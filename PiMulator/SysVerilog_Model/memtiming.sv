==> flow/design.v <==
`timescale 1ns / 1ps
module memtiming
  #(parameter BL = 8
)
  (
    output logic [4:0] stateout,
    output logic [7:0] BSTct,  
    output logic [7:0] tABARct,
    output logic [7:0] tABAct,  
    output logic [7:0] tCLct,  
    output logic [7:0] tCWLct,  
    output logic [7:0] tRASct,  
    output logic [7:0] tRCDct,  
    output logic [15:0] tREFIct,  
    output logic [7:0] tRFCct,  
    output logic [7:0] tRPct,  
    output logic [7:0] tRTPct,  
    output logic [7:0] tWRct,  
    input logic ACT,
    input logic BST,
    input logic CFG,
    input logic CKEH,
    input logic CKEL,
    input logic DPD,
    input logic DPDX,
    input logic MRR,
    input logic MRW,
    input logic PD,
    input logic PDX,
    input logic PR,
    input logic PRA,
    input logic RD,
    input logic RDA,
    input logic REF,
    input logic SRF,
    input logic [7:0] T_ABAR,
    input logic [7:0] T_ABA,
    input logic [7:0] T_CL,
    input logic [7:0] T_CWL,
    input logic [7:0] T_RAS,
    input logic [7:0] T_RCD,
    input logic [15:0] T_REFI,
    input logic [7:0] T_RFC,
    input logic [7:0] T_RP,
    input logic [7:0] T_RTP,
    input logic [7:0] T_WR,
    input logic WR,
    input logic WRA,
    input logic clk,
    input logic rst
);
    enum logic [4:0] {
        Idle           = 5'b00000,
        Activating     = 5'b00001,
        ActivePD       = 5'b00010,
        BankActive     = 5'b00011,
        Config         = 5'b00100,
        DeepPD         = 5'b00101,
        IdleMRR        = 5'b00110,
        IdleMRW        = 5'b00111,
        IdlePD         = 5'b01000,
        PowerOn        = 5'b01001,
        Precharging    = 5'b01010,
        Reading        = 5'b01011,
        ReadingAPR     = 5'b01100,
        Refreshing     = 5'b01101,
        Resetting      = 5'b01110,
        ResettingMRR   = 5'b01111,
        ResettingPD    = 5'b10000,
        SelfRefreshing = 5'b10001,
        Writing        = 5'b10010,
        WritingAPR     = 5'b10011,
        ZRowClone      = 5'b10100
    } state, nextstate;
    assign stateout = state;
    always_comb begin
        nextstate = state;  
        case (state)
            Idle          : begin
                if (ACT) begin
                    nextstate = Activating;
                end
                else if (REF) begin
                    nextstate = Refreshing;
                end
                else if (SRF) begin
                    nextstate = SelfRefreshing;
                end
                else if (rst) begin
                    nextstate = Resetting;
                end
                else if (PD) begin
                    nextstate = IdlePD;
                end
                else if (DPD) begin
                    nextstate = DeepPD;
                end
                else if (MRW) begin
                    nextstate = IdleMRW;
                end
                else if (MRR) begin
                    nextstate = IdleMRR;
                end
            end
            Activating    : begin
                if (tRCDct==8'd1) begin
                    nextstate = BankActive;
                end
                else if (CKEL) begin
                    nextstate = ActivePD;
                end
            end
            ActivePD      : begin
                if (CKEH) begin
                    nextstate = BankActive;
                end
                else if (CKEL) begin
                    nextstate = ActivePD;
                end
            end
            BankActive    : begin
                if (WR&&(tCWLct==8'd1)) begin
                    nextstate = Writing;
                end
                else if (WRA&&(tCWLct==8'd1)) begin
                    nextstate = WritingAPR;
                end
                else if (RD&&(tCLct==8'd1)) begin
                    nextstate = Reading;
                end
                else if (RDA&&(tCLct==8'd1)) begin
                    nextstate = ReadingAPR;
                end
                else if (PR&&(tRASct==0)) begin
                    nextstate = Precharging;
                end
                else if (CKEL) begin
                    nextstate = ActivePD;
                end
                else if (ACT) begin
                    nextstate = ZRowClone;
                end
            end
            Config        : begin
                begin
                    nextstate = Resetting;
                end
            end
            DeepPD        : begin
                if (DPDX) begin
                    nextstate = PowerOn;
                end
            end
            IdleMRR       : begin
                begin
                    nextstate = Idle;
                end
            end
            IdleMRW       : begin
                begin
                    nextstate = Idle;
                end
            end
            IdlePD        : begin
                if (PDX) begin
                    nextstate = Idle;
                end
            end
            PowerOn       : begin
                if (rst) begin
                    nextstate = Resetting;
                end
            end
            Precharging   : begin
                if (tRPct==8'd1) begin
                    nextstate = Idle;
                end
            end
            Reading       : begin
                if (RDA) begin
                    nextstate = ReadingAPR;
                end
                else if (PR&&(tRTPct==0)&&(tRASct==0)) begin
                    nextstate = Precharging;
                end
                else if (WR) begin
                    nextstate = Writing;
                end
                else if ((tABARct==0)) begin
                    nextstate = BankActive;
                end
                else if (WRA) begin
                    nextstate = WritingAPR;
                end
            end
            ReadingAPR    : begin
                if ((BSTct==0)&&(tRTPct==0)&&(tRASct==0)) begin
                    nextstate = Precharging;
                end
            end
            Refreshing    : begin
                if (tRFCct==8'd1) begin
                    nextstate = Idle;
                end
            end
            Resetting     : begin
                if (MRR) begin
                    nextstate = ResettingMRR;
                end
                else if (PD) begin
                    nextstate = ResettingPD;
                end
                else if (CFG) begin
                    nextstate = Config;
                end
                else begin
                    nextstate = Idle;
                end
            end
            ResettingMRR  : begin
                begin
                    nextstate = Resetting;
                end
            end
            ResettingPD   : begin
                if (PDX) begin
                    nextstate = Resetting;
                end
            end
            SelfRefreshing: begin
                if (CKEH) begin
                    nextstate = Idle;
                end
                else if (CKEL) begin
                    nextstate = SelfRefreshing;
                end
            end
            Writing       : begin
                if (WRA) begin
                    nextstate = WritingAPR;
                end
                else if (PR&&(tWRct==0)&&(tRASct==0)) begin
                    nextstate = Precharging;
                end
                else if (RD) begin
                    nextstate = Reading;
                end
                else if ((tABAct==0)) begin
                    nextstate = BankActive;
                end
                else if (RDA) begin
                    nextstate = ReadingAPR;
                end
            end
            WritingAPR    : begin
                if ((BSTct==0)&&(tWRct==0)&&(tRASct==0)) begin
                    nextstate = Precharging;
                end
            end
            ZRowClone     : begin
                if (tRCDct==8'd1) begin
                    nextstate = BankActive;
                end
                else begin
                    nextstate = ZRowClone;
                end
            end
        endcase
    end
    always_ff @(posedge clk) begin
        if (rst)
            state <= Idle;
        else
            state <= nextstate;
    end
    always_ff @(posedge clk) begin
        if (rst) begin
            BSTct[7:0] <= BL;
            tABARct[7:0] <= T_ABAR;
            tABAct[7:0] <= T_ABA;
            tCLct[7:0] <= T_CL;
            tCWLct[7:0] <= T_CWL;
            tRASct[7:0] <= T_RAS;
            tRCDct[7:0] <= T_RCD;
            tREFIct[15:0] <= T_REFI;
            tRFCct[7:0] <= T_RFC;
            tRPct[7:0] <= T_RP;
            tRTPct[7:0] <= T_RTP;
            tWRct[7:0] <= T_WR;
        end
        else begin
            BSTct[7:0] <= BL;  
            tABARct[7:0] <= T_ABAR;  
            tABAct[7:0] <= T_ABA;  
            tCLct[7:0] <= T_CL;  
            tCWLct[7:0] <= T_CWL;  
            tRASct[7:0] <= T_RAS;  
            tRCDct[7:0] <= T_RCD;  
            tREFIct[15:0] <= T_REFI;  
            tRFCct[7:0] <= T_RFC;  
            tRPct[7:0] <= T_RP;  
            tRTPct[7:0] <= T_RTP;  
            tWRct[7:0] <= T_WR;  
            case (nextstate)
                Idle          : begin
                    tREFIct[15:0] <= (tREFIct>1)?tREFIct-1:tREFIct;
                end
                Activating    : begin
                    tRASct[7:0] <= tRASct-1;
                    tRCDct[7:0] <= tRCDct-1;
                end
                BankActive    : begin
                    tCLct[7:0] <= (tCLct>1)?tCLct-1:tCLct;
                    tCWLct[7:0] <= (tCWLct>1)?tCWLct-1:tCWLct;
                    tRASct[7:0] <= (tRASct>0)?tRASct-1:tRASct;
                    tREFIct[15:0] <= (tREFIct>1)?tREFIct-1:tREFIct;
                end
                Precharging   : begin
                    tRPct[7:0] <= tRPct-8'd1;
                end
                Reading       : begin
                    BSTct[7:0] <= (BSTct>0)?BSTct-1:BSTct;
                    tABARct[7:0] <= (tABARct>0)?tABARct-1:tABARct;
                    tCLct[7:0] <= tCLct;
                    tCWLct[7:0] <= tCWLct;
                    tRASct[7:0] <= (tRASct>0)?tRASct-1:tRASct;
                    tRTPct[7:0] <= (tRTPct>0)?tRTPct-1:tRTPct;
                end
                ReadingAPR    : begin
                    BSTct[7:0] <= (BSTct>0)?BSTct-1:BSTct;
                    tRASct[7:0] <= (tRASct>0)?tRASct-1:tRASct;
                    tRTPct[7:0] <= (tRTPct>0)?tRTPct-1:tRTPct;
                end
                Refreshing    : begin
                    tRFCct[7:0] <= tRFCct-1;
                end
                Writing       : begin
                    BSTct[7:0] <= (BSTct>0)?BSTct-1:BSTct;
                    tABAct[7:0] <= (tABAct>0)?tABAct-1:tABAct;
                    tCLct[7:0] <= (tCLct>1)?tCLct-1:tCLct;
                    tCWLct[7:0] <= tCWLct;
                    tRASct[7:0] <= (tRASct>0)?tRASct-1:tRASct;
                    tWRct[7:0] <= (tWRct>0)?tWRct-1:tWRct;
                end
                WritingAPR    : begin
                    BSTct[7:0] <= (BSTct>0)?BSTct-1:BSTct;
                    tCLct[7:0] <= tCLct;
                    tRASct[7:0] <= (tRASct>0)?tRASct-1:tRASct;
                    tWRct[7:0] <= (tWRct>0)?tWRct-1:tWRct;
                end
                ZRowClone     : begin
                    tCLct[7:0] <= tCLct;
                    tCWLct[7:0] <= tCWLct;
                    tRASct[7:0] <= (tRASct>0)?tRASct-1:tRASct;
                    tRCDct[7:0] <= tRCDct-1;
                end
            endcase
        end
    end
endmodule
; ---- Reports on memtiming
; Tool output for the design above, in the order of the flow.
; Lines are those of the file above, counted from 1.
; Operators carry their Yosys type and port widths (W data, S select, Z words).
; Library cell names are shortened.
; The mark -- stands for no value.
[design]
top_module = memtiming
clk_port = clk
lib = sky130hd
lib_corner = tt_025C_1v80

; ---- Elaborated design
; Counts by Yosys on the flattened word-level netlist (proc, flatten, opt, wreduce; memories kept). Register bits leave out memories and registers merged into their read ports (data or address). Print and check cells are left out. Cells with the same type and inputs are merged into one.
[op_classes]
addsub = 12
compare = 9
eq_ne = 44
mux = 73
bitwise = 1
reduce_and_logical = 35
[op_table]
columns = operator, count
row1 = $mux W5, 41
row2 = $mux W8, 24
row3 = $pmux W5 S19, 1
row4 = $sub A8 B1 Y8 const B, 11
row5 = $gt A8 B1 Y1 const B, 8
row6 = $eq A5 B4 Y1 const B, 12
row7 = $logic_not A8 Y1, 6
row8 = $pmux W8 S2, 3
row9 = $mux W16, 3
row10 = $eq A5 B5 Y1 const B, 8
row11 = $eq A8 B1 Y1 const B, 5
row12 = $eq A5 B3 Y1 const B, 4
row13 = $sub A16 B1 Y16 const B, 1
row14 = $gt A16 B1 Y1 const B, 1
row15 = $reduce_or A2 Y1, 8
row16 = $ne A3 B1 Y1 const B, 5
row17 = $eq A5 B2 Y1 const B, 3
row18 = $logic_and A1 B1 Y1, 13
row19 = $eq A5 B1 Y1 const B, 2
row20 = $logic_not A5 Y1, 2
row21 = $ne A3 B3 Y1 const B, 3
row22 = $reduce_or A3 Y1, 2
row23 = $reduce_or A6 Y1, 1
row24 = $ne A2 B1 Y1 const B, 2
row25 = $reduce_and A2 Y1, 2
row26 = $reduce_or A4 Y1, 1
row27 = $mux W3, 1
row28 = $not A1 Y1, 1
[word_totals]
ff_bits = 109
inputBits = 117
word_cells = 187

; ---- Longest topological paths
; Depth = most cells in a row (Yosys ltp): at word level without a register or memory, in the mapped netlist without a sequential cell, where the memories' decode and read muxes count.
[logic_depth]
depth_word = 13
ABC_AREA = 0
mapped_depth = 13
mapped_depth_nobuf = 11

; ---- Synthesis result
; Source: synth_stat.txt of the flow (Yosys; design flattened, memories mapped). It holds for the ABC_AREA given above (unset counts as 0); a run with the other value may have another netlist.
[types]
columns = type, count, type_area_um2
row1 = edfxtp_1, 72, 2.16E+03
row2 = dfxtp_1, 37, 740.71
row3 = mux2_2, 34, 382.867
row4 = xnor2_1, 38, 332.819
row5 = nand2_1, 84, 315.302
row6 = nor2_1, 77, 289.027
row7 = ha_1, 22, 275.264
row8 = xor2_1, 31, 271.51
row9 = nand3_1, 33, 165.158
row10 = o21ai_0, 33, 165.158
row11 = a21oi_1, 32, 160.154
row12 = inv_1, 36, 135.13
row13 = nor4_1, 21, 131.376
row14 = o31ai_1, 13, 97.594
row15 = nor3_1, 16, 80.077
row16 = nand4_1, 11, 68.816
row17 = mux2_1, 6, 67.565
row18 = buf_2, 11, 55.053
; Other cell types: 65; their cells: 155.
[mapped]
mapped_cells = 762
synth_area_um2 = 7193.1
ff_cells = 109
buffers = 24

; ---- Timing after synthesis
; Source: OpenSTA report_checks on the synthesized netlist (no wires, ideal clock, input and output delay 20% of the period each), path of least setup slack; recovery checks are left aside. Register names are those of the netlist, which keeps one name where synthesis merged equal registers.
[synth_timing]
path_type = input port to flip-flop
startpoint = input port WRA
endpoint = register tCWLct[0]
period_ps = 5910
in_delay_ps = 1182
setup_time_ps = 388
arrival_time_ps = 3720
setup_slack_ps = 1802
delay_ps = 2926
path_stages = 10
period_less_setup_slack_ps = 4108
; "delay_ps" is the arrival time less input delay plus setup time.
; "path_stages" counts driving pins, that of a launching flip-flop among them; a cell with two outputs on the path counts twice.
; "period_less_setup_slack_ps" = period - worst setup slack (recovery checks aside). The figure is calculated, with input and output delays left at 20% of the set period.
; The rows between start and end are the longest chain of elaborated cells between them; the timing report does not say that the signal goes this way. Where chains are equally long, one stands for them.
; Each line given opens the expression or statement behind the cell; cells for indexed reads and writes are added by Yosys, which also makes memories of some case tables.
; A register here has more assigning lines than the two given.
; The path ends at the enable pin of a flip-flop; only ways to that pin are counted.
[synth_between]
cell_sequence = clkbuf_1 > o2111ai_1 > nor2_1 > or4_4 > nor3_4 > buf_6 > or3_1 > nor2_2 > buf_2 > a221oi_1
elab_chain_cells = 10
cells_between = 18
lines_between = 10
classes_between = 6 x eq/ne; 9 x mux; 3 x reduce/logical
[synth_lines]
columns = element, line
row1 = from (decl), 48  ; input logic WRA,
row2 = $mux W5, 192  ; else if (WRA) begin
row3 = $mux W5, 189  ; else if ((tABARct==0)) begin
row4 = $mux W5, 186  ; else if (WR) begin
row5 = $mux W5, 183  ; else if (PR&&(tRTPct==0)&&(tRASct==0)) begin
row6 = $mux W5, 180  ; if (RDA) begin
row7 = $pmux W5 S19, 78  ; case (state)
row8 = $eq A5 B5 Y1, 304  ; case (nextstate)
row9 = $reduce_or A3 Y1, --
row10 = $ne A2 B1 Y1, --
row11 = $reduce_and A2 Y1, --
row12 = to (assign), 314  ; tCWLct[7:0] <= (tCWLct>1)?tCWLct-1:tCWLct;
row13 = to (assign), 325  ; tCWLct[7:0] <= tCWLct;
row14 = to (decl), 11  ; output logic [7:0] tCWLct,

; ---- Timing after layout
; Path of least setup slack in the final report of run A (OpenROAD, finished layout, wires in). Where an end is a register, its clock arrival counts in the times.
; The report prints the path's times to 10 ps; the period is as set.
[layout_timing]
path_type = input port to flip-flop
startpoint = input port WRA
endpoint = register tRPct[3]
period_ps = 4740
in_delay_ps = 950
setup_time_ps = 50
arrival_time_ps = 4440
setup_slack_ps = 600
path_stages = 9
; The rows between start and end are the longest chain of elaborated cells between them; the timing report does not say that the signal goes this way. Where chains are equally long, one stands for them.
; A register here has more assigning lines than the two given.
[layout_between]
cell_sequence = clkdlybuf4s50_1 > o2111ai_1 > nor2_1 > or4_4 > nor3_4 > nand2_2 > or4_1 > a21oi_1 > a21o_1
elab_chain_cells = 9
cells_between = 13
lines_between = 11
classes_between = 1 x eq/ne; 11 x mux; 1 x reduce/logical
[layout_lines]
columns = element, line
row1 = from (decl), 48  ; input logic WRA,
row2 = $mux W5, 192  ; else if (WRA) begin
row3 = $mux W5, 189  ; else if ((tABARct==0)) begin
row4 = $mux W5, 186  ; else if (WR) begin
row5 = $mux W5, 183  ; else if (PR&&(tRTPct==0)&&(tRASct==0)) begin
row6 = $mux W5, 180  ; if (RDA) begin
row7 = $pmux W5 S19, 78  ; case (state)
row8 = $eq A5 B4 Y1, 304  ; case (nextstate)
row9 = $mux W8, 304
row10 = $mux W8, 277  ; if (rst) begin
row11 = to (assign), 287  ; tRPct[7:0] <= T_RP;
row12 = to (assign), 319  ; tRPct[7:0] <= tRPct-8'd1;
row13 = to (decl), 16  ; output logic [7:0] tRPct,

; Measured results for memtiming: 2 stored runs of the Yosys and OpenROAD flow on sky130hd. The settings differ; the order carries no meaning. The constraints put input and output delay at 20% of the set period each and load the outputs with 0.01 pF.
; By "clock_period_reached_ps" is meant the clock period of the run minus its worst setup slack. This is arithmetic on one report: input and output delays are still those of the set period (20% each).
; By "worstPathTime_ps" is meant the share of the clock period that the worst setup path is allowed (20% is reserved at inputs, 20% at outputs), minus its slack. Clock arrival times at its registers enter into it.
; "power.total_w" rests on the timing tool's default activity at the inputs, not on a simulated workload.
; "worstPathTime_ps" is known to 10 ps.

[run A: settings]
period_ns = 4.74
CORE_UTILIZATION = 49
PLACE_DENSITY = 0.89
CORE_ASPECT_RATIO = 0.96
CORE_MARGIN = 2
TNS_END_PERCENT = 25
ABC_AREA = 0
GPL_ROUTABILITY_DRIVEN = 0
CTS_CLUSTER_SIZE = 40
CTS_CLUSTER_DIAMETER = 41
SLEW_MARGIN = 35
MIN_ROUTING_LAYER = met1
MAX_ROUTING_LAYER = met5
CAP_MARGIN = 20
[run A: results]
tns_setup_ps = 0
clock_period_reached_ps = 4137
layout_utilization_pct = 69.3
die_area_um2 = 15665.8
hold_ws_ps = 529
worstPathTime_ps = 3190
critical_path_type = input port to flip-flop
post_synth_area_um2 = 7193.1
final_setup_ws_ps = 603
power.total_w = 0.005254

[run B: settings]
period_ns = 2.85
CORE_UTILIZATION = 17
PLACE_DENSITY = 0.93
CORE_MARGIN = 3
GPL_TIMING_DRIVEN = 1
CTS_CLUSTER_SIZE = 68
CTS_CLUSTER_DIAMETER = 203
CAP_MARGIN = 5
SLEW_MARGIN = 5
[run B: results]
tns_setup_ps = -87541
clock_period_reached_ps = 3492
layout_utilization_pct = 32.6
die_area_um2 = 44816.9
hold_ws_ps = 577
worstPathTime_ps = 3490
critical_path_type = flip-flop to flip-flop
post_synth_area_um2 = 7193.1
final_setup_ws_ps = -642
power.total_w = 0.012156
